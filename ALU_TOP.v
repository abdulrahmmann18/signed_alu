==> flow/design.v <==
module ALU_TOP #(parameter TOP_IN_DATA_WIDTH = 16, TOP_OUT_DATA_ARITH_WIDTH = 2*TOP_IN_DATA_WIDTH, TOP_OUT_DATA_WIDTH = TOP_IN_DATA_WIDTH)
(
    input wire signed [TOP_IN_DATA_WIDTH-1:0]         A,
    input wire signed [TOP_IN_DATA_WIDTH-1:0]         B,
    input wire        [3:0]                           ALU_FUN,
    input wire                                        CLK,
    input wire                                        RST,
    output wire signed [TOP_OUT_DATA_ARITH_WIDTH-1:0] Arith_OUT,
    output wire                                       Carry_OUT,
    output wire                                       Arith_Flag,
    output wire        [TOP_OUT_DATA_WIDTH-1:0]       Logic_OUT,
    output wire                                       Logic_Flag,
    output wire        [TOP_OUT_DATA_WIDTH-1:0]       CMP_OUT,
    output wire                                       CMP_Flag,
    output wire        [TOP_OUT_DATA_WIDTH-1:0]       Shift_OUT,
    output wire                                       Shift_Flag
);
    wire TOP_Arith_Enable, TOP_Logic_Enable, TOP_CMP_Enable, TOP_Shift_Enable;
    DECODER_UNIT  D1 
    (
        .ALU_FUN_SEL(ALU_FUN[3:2]),
        .Arith_Enable(TOP_Arith_Enable),
        .Logic_Enable(TOP_Logic_Enable),
        .CMP_Enable(TOP_CMP_Enable),
        .Shift_Enable(TOP_Shift_Enable)
    );
    ARITHMETIC_UNIT #(.IN_DATA_WIDTH(TOP_IN_DATA_WIDTH), .OUT_DATA_WIDTH(TOP_OUT_DATA_ARITH_WIDTH)) AR1
    (
        .A(A),
        .B(B),
        .CLK(CLK),
        .RST(RST),
        .Arith_Enable(TOP_Arith_Enable),
        .Arith_FUN_SEL(ALU_FUN[1:0]),
        .Arith_OUT(Arith_OUT),
        .Arith_Flag(Arith_Flag),
        .Carry_OUT(Carry_OUT)
    );
    LOGIC_UNIT #(.IN_DATA_WIDTH(TOP_IN_DATA_WIDTH), .OUT_DATA_WIDTH(TOP_OUT_DATA_WIDTH)) L1
    (
        .A(A),
        .B(B),
        .CLK(CLK),
        .RST(RST),
        .Logic_Enable(TOP_Logic_Enable),
        .Logic_FUN_SEL(ALU_FUN[1:0]),
        .Logic_OUT(Logic_OUT),
        .Logic_Flag(Logic_Flag)
    );
    CMP_UNIT #(.IN_DATA_WIDTH(TOP_IN_DATA_WIDTH), .OUT_DATA_WIDTH(TOP_OUT_DATA_WIDTH)) CMP1
    (
        .A(A),
        .B(B),
        .CLK(CLK),
        .RST(RST),
        .CMP_Enable(TOP_CMP_Enable),
        .CMP_FUN_SEL(ALU_FUN[1:0]),
        .CMP_OUT(CMP_OUT),
        .CMP_Flag(CMP_Flag)
    );
    SHIFT_UNIT #(.IN_DATA_WIDTH(TOP_IN_DATA_WIDTH), .OUT_DATA_WIDTH(TOP_OUT_DATA_WIDTH)) SH1 
    (
        .A(A),
        .B(B),
        .CLK(CLK),
        .RST(RST),
        .Shift_Enable(TOP_Shift_Enable),
        .Shift_FUN_SEL(ALU_FUN[1:0]),
        .Shift_OUT(Shift_OUT),
        .Shift_Flag(Shift_Flag)
    );
endmodule
module ARITHMETIC_UNIT #(parameter IN_DATA_WIDTH = 16, OUT_DATA_WIDTH = 2*IN_DATA_WIDTH) 
(
    input wire signed [IN_DATA_WIDTH-1:0]  A,
    input wire signed [IN_DATA_WIDTH-1:0]  B,
    input wire                             CLK,
    input wire                             RST,
    input wire                             Arith_Enable,
    input wire        [1:0]                Arith_FUN_SEL,
    output reg signed [OUT_DATA_WIDTH-1:0] Arith_OUT,
    output reg                             Arith_Flag,
    output reg                             Carry_OUT
);
    reg [OUT_DATA_WIDTH-1:0] Arith_OUT_comb;
    wire Arith_Flag_comb;
    reg Carry_OUT_comb;
    always @(*) begin
        Arith_OUT_comb = 'b0;
        Carry_OUT_comb = 1'b0;
        if (Arith_Enable) begin
            case (Arith_FUN_SEL)
                2'b00 :
                begin
                    Arith_OUT_comb = A + B;
                    Carry_OUT_comb = Arith_OUT_comb[IN_DATA_WIDTH];
                end 
                2'b01 :
                begin
                    Arith_OUT_comb = A - B;
                    Carry_OUT_comb = Arith_OUT_comb[IN_DATA_WIDTH];
                end
                2'b10 :
                begin
                    Arith_OUT_comb = A * B;
                end
                2'b11 :
                begin
                    Arith_OUT_comb = A / B;
                end
                default: 
                begin
                    Arith_OUT_comb = 'b0;
                    Carry_OUT_comb = 1'b0;
                end
            endcase
        end
        else begin
            Arith_OUT_comb = 'b0;
            Carry_OUT_comb = 1'b0; 
        end
    end
    assign Arith_Flag_comb = (Arith_Enable) ? 1'b1 : 1'b0;
    always @(posedge CLK or negedge RST) begin
        if (~RST) begin
            Arith_OUT <= 'b0;
            Arith_Flag <= 1'b0;
            Carry_OUT <= 1'b0;
        end
        else begin
            Arith_OUT <= Arith_OUT_comb;
            Arith_Flag <= Arith_Flag_comb;
            Carry_OUT <= Carry_OUT_comb;
        end
    end
endmodule
module CMP_UNIT #(parameter IN_DATA_WIDTH = 16, OUT_DATA_WIDTH = 16) 
(
    input wire [IN_DATA_WIDTH-1:0]  A,
    input wire [IN_DATA_WIDTH-1:0]  B,
    input wire                      CLK,
    input wire                      RST,
    input wire                      CMP_Enable,
    input wire [1:0]                CMP_FUN_SEL,
    output reg [OUT_DATA_WIDTH-1:0] CMP_OUT,
    output reg                      CMP_Flag
);
    reg [OUT_DATA_WIDTH-1:0] CMP_OUT_comb;
    wire CMP_Flag_comb;
    always @(*) begin
        CMP_OUT_comb = 'b0;
        if (CMP_Enable) begin
            case (CMP_FUN_SEL)
                2'b00 :
                begin
                    CMP_OUT_comb = 'b0;
                end 
                2'b01 :
                begin
                    CMP_OUT_comb = (A == B) ? 'b1 : 'b0;
                end
                2'b10 :
                begin
                    CMP_OUT_comb = (A > B) ? 'b10 : 'b0;
                end
                2'b11 :
                begin
                    CMP_OUT_comb = (A < B) ? 'b11 : 'b0;
                end
                default: 
                begin
                    CMP_OUT_comb = 'b0;
                end
            endcase
        end
        else begin
           CMP_OUT_comb = 'b0; 
        end
    end
    assign CMP_Flag_comb = (CMP_Enable) ? 1'b1 : 1'b0;
    always @(posedge CLK or negedge RST) begin
        if (~RST) begin
            CMP_OUT <= 'b0;
            CMP_Flag <= 1'b0;
        end
        else begin
            CMP_OUT <= CMP_OUT_comb;
            CMP_Flag <= CMP_Flag_comb;
        end
    end
endmodule
module DECODER_UNIT 
(
    input wire [1:0] ALU_FUN_SEL,
    output reg Arith_Enable,
    output reg Logic_Enable,
    output reg CMP_Enable,
    output reg Shift_Enable
);
    always @(*) begin
        Arith_Enable = 1'b0;
        Logic_Enable = 1'b0;
        CMP_Enable = 1'b0;
        Shift_Enable = 1'b0;
        case (ALU_FUN_SEL)
            2'b00 :
            begin
                Arith_Enable = 1'b1;
            end 
            2'b01 : 
            begin
                Logic_Enable = 1'b1;
            end
            2'b10 :
            begin
                CMP_Enable = 1'b1;
            end
            2'b11 : 
            begin
                Shift_Enable = 1'b1;
            end
            default: 
            begin
                Arith_Enable = 1'b0;
                Logic_Enable = 1'b0;
                CMP_Enable = 1'b0;
                Shift_Enable = 1'b0;    
            end
        endcase
    end
endmodule
module LOGIC_UNIT #(parameter IN_DATA_WIDTH = 16, OUT_DATA_WIDTH = 16) 
(
    input wire [IN_DATA_WIDTH-1:0]  A,
    input wire [IN_DATA_WIDTH-1:0]  B,
    input wire                      CLK,
    input wire                      RST,
    input wire                      Logic_Enable,
    input wire [1:0]                Logic_FUN_SEL,
    output reg [OUT_DATA_WIDTH-1:0] Logic_OUT,
    output reg                      Logic_Flag
);
    reg [OUT_DATA_WIDTH-1:0] Logic_OUT_comb;
    wire Logic_Flag_comb;
    always @(*) begin
        Logic_OUT_comb = 'b0;
        if (Logic_Enable) begin
            case (Logic_FUN_SEL)
                2'b00 :
                begin
                    Logic_OUT_comb = A & B;
                end 
                2'b01 :
                begin
                    Logic_OUT_comb = A | B;
                end
                2'b10 :
                begin
                    Logic_OUT_comb = ~(A & B);
                end
                2'b11 :
                begin
                    Logic_OUT_comb = ~(A | B);
                end
                default: 
                begin
                    Logic_OUT_comb = 'b0;
                end
            endcase
        end
        else begin
           Logic_OUT_comb = 'b0; 
        end
    end
    assign Logic_Flag_comb = (Logic_Enable) ? 1'b1 : 1'b0;
    always @(posedge CLK or negedge RST) begin
        if (~RST) begin
            Logic_OUT <= 'b0;
            Logic_Flag <= 1'b0;
        end
        else begin
            Logic_OUT <= Logic_OUT_comb;
            Logic_Flag <= Logic_Flag_comb;
        end
    end
endmodule
module SHIFT_UNIT #(parameter IN_DATA_WIDTH = 16, OUT_DATA_WIDTH = 16) 
(
    input wire [IN_DATA_WIDTH-1:0]  A,
    input wire [IN_DATA_WIDTH-1:0]  B,
    input wire                      CLK,
    input wire                      RST,
    input wire                      Shift_Enable,
    input wire [1:0]                Shift_FUN_SEL,
    output reg [OUT_DATA_WIDTH-1:0] Shift_OUT,
    output reg                      Shift_Flag
);
    reg [OUT_DATA_WIDTH-1:0] Shift_OUT_comb;
    wire Shift_Flag_comb;
    always @(*) begin
        Shift_OUT_comb = 'b0;
        if (Shift_Enable) begin
            case (Shift_FUN_SEL)
                2'b00 :
                begin
                    Shift_OUT_comb = A >> 1;
                end 
                2'b01 :
                begin
                    Shift_OUT_comb = A << 1;
                end
                2'b10 :
                begin
                    Shift_OUT_comb = B >> 1;
                end
                2'b11 :
                begin
                    Shift_OUT_comb = B << 1;
                end
                default: 
                begin
                    Shift_OUT_comb = 'b0;
                end
            endcase
        end
        else begin
           Shift_OUT_comb = 'b0; 
        end
    end
    assign Shift_Flag_comb = (Shift_Enable) ? 1'b1 : 1'b0;
    always @(posedge CLK or negedge RST) begin
        if (~RST) begin
            Shift_OUT <= 'b0;
            Shift_Flag <= 1'b0;
        end
        else begin
            Shift_OUT <= Shift_OUT_comb;
            Shift_Flag <= Shift_Flag_comb;
        end
    end
endmodule
# --- From RTL to reports: ALU_TOP ---
# Tool output for the design above, in the order of the flow.
# Lines are those of the file above, counted from 1.
# Operators: Yosys type, input widths -> output width; for muxes data width and select width s.
# Cell names lack the library's common part.
setup:
  top: "ALU_TOP"
  clk_port: "CLK"
  lib: "sky130hd"
  corner: "tt_025C_1v80"

# --- Word-level counts ---
# Counts by Yosys on the flattened word-level netlist (proc, flatten, opt, wreduce; memories kept). Register bits leave out memories and registers merged into their read ports (data or address); mux counts leave out enables and synchronous resets folded into registers. Print and check cells are left out. Cells with the same type and inputs are merged into one.
bits:
  register_bits: 85
  latchBits: 0
  mem_bits_rw: 0
  rom_bits: 0
  clocked_rd_ports_x_width: 0
  n_memories: 0
  in_bits: 38
  output_inout_bits: 85
  word_cells: 54
classes:
  addsub: 2
  mul: 1
  n_div: 1
  n_cmp: 2
  eq_ne: 7
  shift: 0
  muxes: 21
  n_logic: 4
  n_reduce_logical: 7
op_table:
  columns: ["op", "count"]
  rows:
  - ["$div 16x16->32", 1]
  - ["$mul 16x16->32", 1]
  - ["$pmux 16 s4", 3]
  - ["$pmux 32 s4", 1]
  - ["$mux 16", 3]
  - ["$not 16->16", 2]
  - ["$mux 32", 1]
  - ["$add 16x16->17", 1]
  - ["$sub 16x16->17", 1]
  - ["$gt 16x16->1", 1]
  - ["$lt 16x16->1", 1]
  - ["$eq 16x16->1", 1]
  - ["$and 16x16->16", 1]
  - ["$or 16x16->16", 1]
  - ["$reduce_or 3->1", 4]
  - ["$eq 2x2->1 const B", 4]
  - ["$pmux 1 s2", 4]
  - ["$mux 1", 6]
  - ["$eq 2x1->1 const B", 2]
  - ["$logic_not 2->1", 2]
  - ["$mux 2", 2]
  - ["$pmux 1 s3", 1]
  - ["$reduce_or 2->1", 1]

# --- Depth ---
# Depth = most cells in a row (Yosys ltp): at word level without a register or memory, in the mapped netlist without a sequential cell, where the memories' decode and read muxes count.
depth:
  depth_word: 4
  abc_area: 0
  depth_mapped: 343
  depth_no_buf: 312

# --- Netlist ---
# Source: synth_stat.txt of the flow (Yosys; design flattened, memories mapped). It holds for the ABC_AREA given above (unset counts as 0); a run with the other value may have another netlist.
# Totals and module areas in this step are rounded.
synth_totals:
  cells: 5999
  yosys_area_um2: 44000
  sequential_area_um2: 1800
  ff_cells: 71
  buf_cells: 222
types:
  columns: ["cell_type", "count", "type_area_um2"]
  rows:
  - ["ha_1", 662, 8.28E+03]
  - ["fa_1", 264, 5.29E+03]
  - ["xnor2_1", 309, 2.71E+03]
  - ["nand2_1", 671, 2.52E+03]
  - ["a21oi_1", 454, 2.27E+03]
  - ["nor2_1", 576, 2.16E+03]
  - ["dfrtp_1", 71, 1.78E+03]
  - ["inv_1", 454, 1.7E+03]
  - ["o21ai_0", 302, 1511.45]
  - ["a21o_1", 195, 1.46E+03]
  - ["xor2_1", 131, 1147.35]
  - ["o21a_1", 117, 878.342]
  - ["nor3_1", 152, 760.73]
  - ["mux2_2", 60, 675.648]
  - ["nand3_1", 111, 555.533]
  - ["clkbuf_1", 145, 544.272]
  - ["a211oi_1", 71, 533.011]
  - ["a31oi_1", 76, 475.456]
# Other cell types: 86; their cells: 1178.
# By module: a second synthesis without flattening, with its own total; a netlist apart from the flattened one above.
hier_totals:
  cells_unflattened: 5857
  hier_area_um2: 44000
# Rows give one instance, submodules left out.
by_module:
  columns: ["mod", "n_inst", "n_cells", "area_um2", "mod_seq_area_um2"]
  rows:
  - ["ARITHMETIC_UNIT", 1, 5657, 41000, 850]
  - ["LOGIC_UNIT", 1, 56, 810, 430]
  - ["SHIFT_UNIT", 1, 55, 730, 430]
  - ["CMP_UNIT", 1, 85, 640, 75]
  - ["DECODER_UNIT", 1, 4, 26, 0.0]
  - ["ALU_TOP", 1, 0, 0.0, 0.0]

# --- Worst setup path after synthesis ---
# Path of least setup slack by OpenSTA after synthesis, without wires, with an ideal clock, recovery checks aside; 20% of the period is set as input and as output delay. Where synthesis merged equal registers, the netlist keeps one of their names.
synth_timing:
  kind: "input port to flip-flop"
  from: "input port B[0]"
  to: "register AR1.Arith_OUT[26]"
  period_ns: 103.0
  input_delay_ns: 20.600
  setup_time_ns: 0.132
  t_first_pin_ns: 20.600
  arrival_ns: 91.571
  required_time_ns: 102.868
  slack_ns: 11.298
  delay_ns: 71.103
  path_stages: 314
  n_path_buf: 45
  synth_period_reached_ns: 91.702
# "delay_ns" is the arrival time less input delay plus setup time.
# "path_stages" counts driving pins, that of a launching flip-flop among them; a cell with two outputs on the path counts twice.
# "synth_period_reached_ns" is the clock period less the worst setup slack; recovery checks do not enter. This is arithmetic on one report: input and output delays are still those of the set period (20% each).
# Between the ends stands the longest chain of elaborated cells between them, by number of cells; it is not shown to be the way that was timed. Of several equally long chains one is given.
# Each line given opens the expression or statement behind the cell; cells for indexed reads and writes are added by Yosys, which also makes memories of some case tables.
synth_via:
  cell_sequence: "inv_1 -> buf_1 -> ha_1 -> nor3b_2 -> a41oi_1 -> xnor2_1 -> and4_1 -> buf_6 -> nand3_1 -> buf_2 -> nor2_1 -> and4_1 -> o211ai_1 -> nor2_1 -> ha_1 -> nor4b_1 -> nor2_1 -> and3_1 -> [... 278 more ...] -> a31oi_1 -> ha_1 -> a21o_1 -> a21oi_1 -> nor2b_1 -> o21ai_0 -> nand2b_1 -> a21oi_1 -> o21ai_0 -> a311oi_1 -> ha_1 -> nand2_1 -> nor4_1 -> nand4_1 -> o21ai_0 -> xor2_1 -> a221oi_1 -> nor2_1"
  elab_chain_len: 3
  cone_cells: 6
  cone_lines: 6
  cone_classes: "add/sub: 2; mul: 1; div: 1; mux: 2"
synth_rtl:
  columns: ["element", "line_no", "text"]
  rows:
  - ["start: declaration", 4, "input wire signed [TOP_IN_DATA_WIDTH-1:0]         B,"]
  - ["$div 16x16->32", 109, "Arith_OUT_comb = A / B;"]
  - ["$pmux 32 s4", 92, "case (Arith_FUN_SEL)"]
  - ["$mux 32", 91, "if (Arith_Enable) begin"]
  - ["end: assignment", 126, "Arith_OUT <= 'b0;"]
  - ["end: assignment", 131, "Arith_OUT <= Arith_OUT_comb;"]
  - ["end: declaration", 81, "output reg signed [OUT_DATA_WIDTH-1:0] Arith_OUT,"]

# --- Worst path after layout ---
# Path of least setup slack in the final report of flow run 1 (OpenROAD, finished layout, wires in). Where an end is a register, its clock arrival counts in the times.
layout_timing:
  kind: "input port to flip-flop"
  from: "input port B[1]"
  to: "register AR1.Arith_OUT[10]"
  period_ns: 71.5
  input_delay_ns: 14.30
  setup_time_ns: 0.06
  t_first_pin_ns: 14.30
  arrival_ns: 75.38
  required_time_ns: 71.84
  slack_ns: -3.54
  path_stages: 319
  n_path_buf: 42
# Between the ends stands the longest chain of elaborated cells between them, by number of cells; it is not shown to be the way that was timed. Of several equally long chains one is given.
layout_via:
  cell_sequence: "clkdlybuf4s50_1 -> buf_4 -> or4_4 -> buf_4 -> buf_4 -> o31ai_2 -> nand3_1 -> and2_4 -> nor2_4 -> and4_4 -> o211ai_1 -> nor2_1 -> ha_1 -> o21a_1 -> o21a_1 -> nor2b_1 -> ha_1 -> o21a_1 -> [... 283 more ...] -> xnor2_1 -> a21oi_1 -> ha_1 -> nand2_2 -> nor3_4 -> nor4b_4 -> a221oi_1 -> o21ai_1 -> a311oi_4 -> ha_2 -> nand2_2 -> nor4_4 -> buf_4 -> a21oi_1 -> xnor2_2 -> a221oi_2 -> a211oi_1 -> buf_4"
  elab_chain_len: 3
  cone_cells: 6
  cone_lines: 6
  cone_classes: "add/sub: 2; mul: 1; div: 1; mux: 2"
layout_rtl:
  columns: ["element", "line_no", "text"]
  rows:
  - ["start: declaration", 4, "input wire signed [TOP_IN_DATA_WIDTH-1:0]         B,"]
  - ["$div 16x16->32", 109, "Arith_OUT_comb = A / B;"]
  - ["$pmux 32 s4", 92, "case (Arith_FUN_SEL)"]
  - ["$mux 32", 91, "if (Arith_Enable) begin"]
  - ["end: assignment", 126, "Arith_OUT <= 'b0;"]
  - ["end: assignment", 131, "Arith_OUT <= Arith_OUT_comb;"]
  - ["end: declaration", 81, "output reg signed [OUT_DATA_WIDTH-1:0] Arith_OUT,"]
# Nets of the timed path that keep an RTL name, with a line that drives or declares them; the list need not be complete.
layout_named_nets:
  columns: ["net", "line_no"]
  rows:
  - ["AR1.Arith_OUT_comb[10]", 91]

# 2 stored runs of ALU_TOP in the flow (synthesis by Yosys, layout by OpenROAD, sky130hd cells), in arbitrary order. Constraints: input delay and output delay 20% of the set period each, output load 0.01 pF.
# "period_reached_ns": clock period set for the run, less the worst setup slack. It is reckoned from that one timing run; input and output delays stay at 20% of the period that was set.
# "worst_path_allowed_less_slack_ns" means the part of the period allowed to the worst setup path (the constraints hold back 20% at inputs and 20% at outputs) less its slack; where the path has registers, the arrival times of their clocks count too.
# Values from the reports are rounded here.
runs:
  - name: "flow run 1"
    settings:
      period_ns: 71.5
      CORE_UTILIZATION: 38
      SETUP_SLACK_MARGIN: -2.0
      PLACE_DENSITY: 0.43
      CORE_MARGIN: 3
      CELL_PAD_IN_SITES_DETAIL_PLACEMENT: 0
      CTS_CLUSTER_DIAMETER: 85
      CAP_MARGIN: 35
      SLEW_MARGIN: 20
    results:
      period_reached_ns: 75.040
      die_area_um2: 120000
      final_setup_tns_ns: -100
      timing.setup.ws_ns: -3.5
      synth_area_um2: 44000
      util_pct: 59
      worst_path_allowed_less_slack_ns: 60.74
      timing.worst_path_kind: "input port to flip-flop"
      final_stdcell_area_um2: 68000
  - name: "flow run 2"
    settings:
      period_ns: 66.3
      CORE_UTILIZATION: 72
      SETUP_SLACK_MARGIN: -2.0
      PLACE_DENSITY_LB_ADDON: 0.16
      CELL_PAD_IN_SITES_GLOBAL_PLACEMENT: 1
      CELL_PAD_IN_SITES_DETAIL_PLACEMENT: 1
      GPL_ROUTABILITY_DRIVEN: 0
      SLEW_MARGIN: 30
      CAP_MARGIN: 20
      CORE_MARGIN: 2
    outcome: "not finished: placement ended with error FLW-0024"
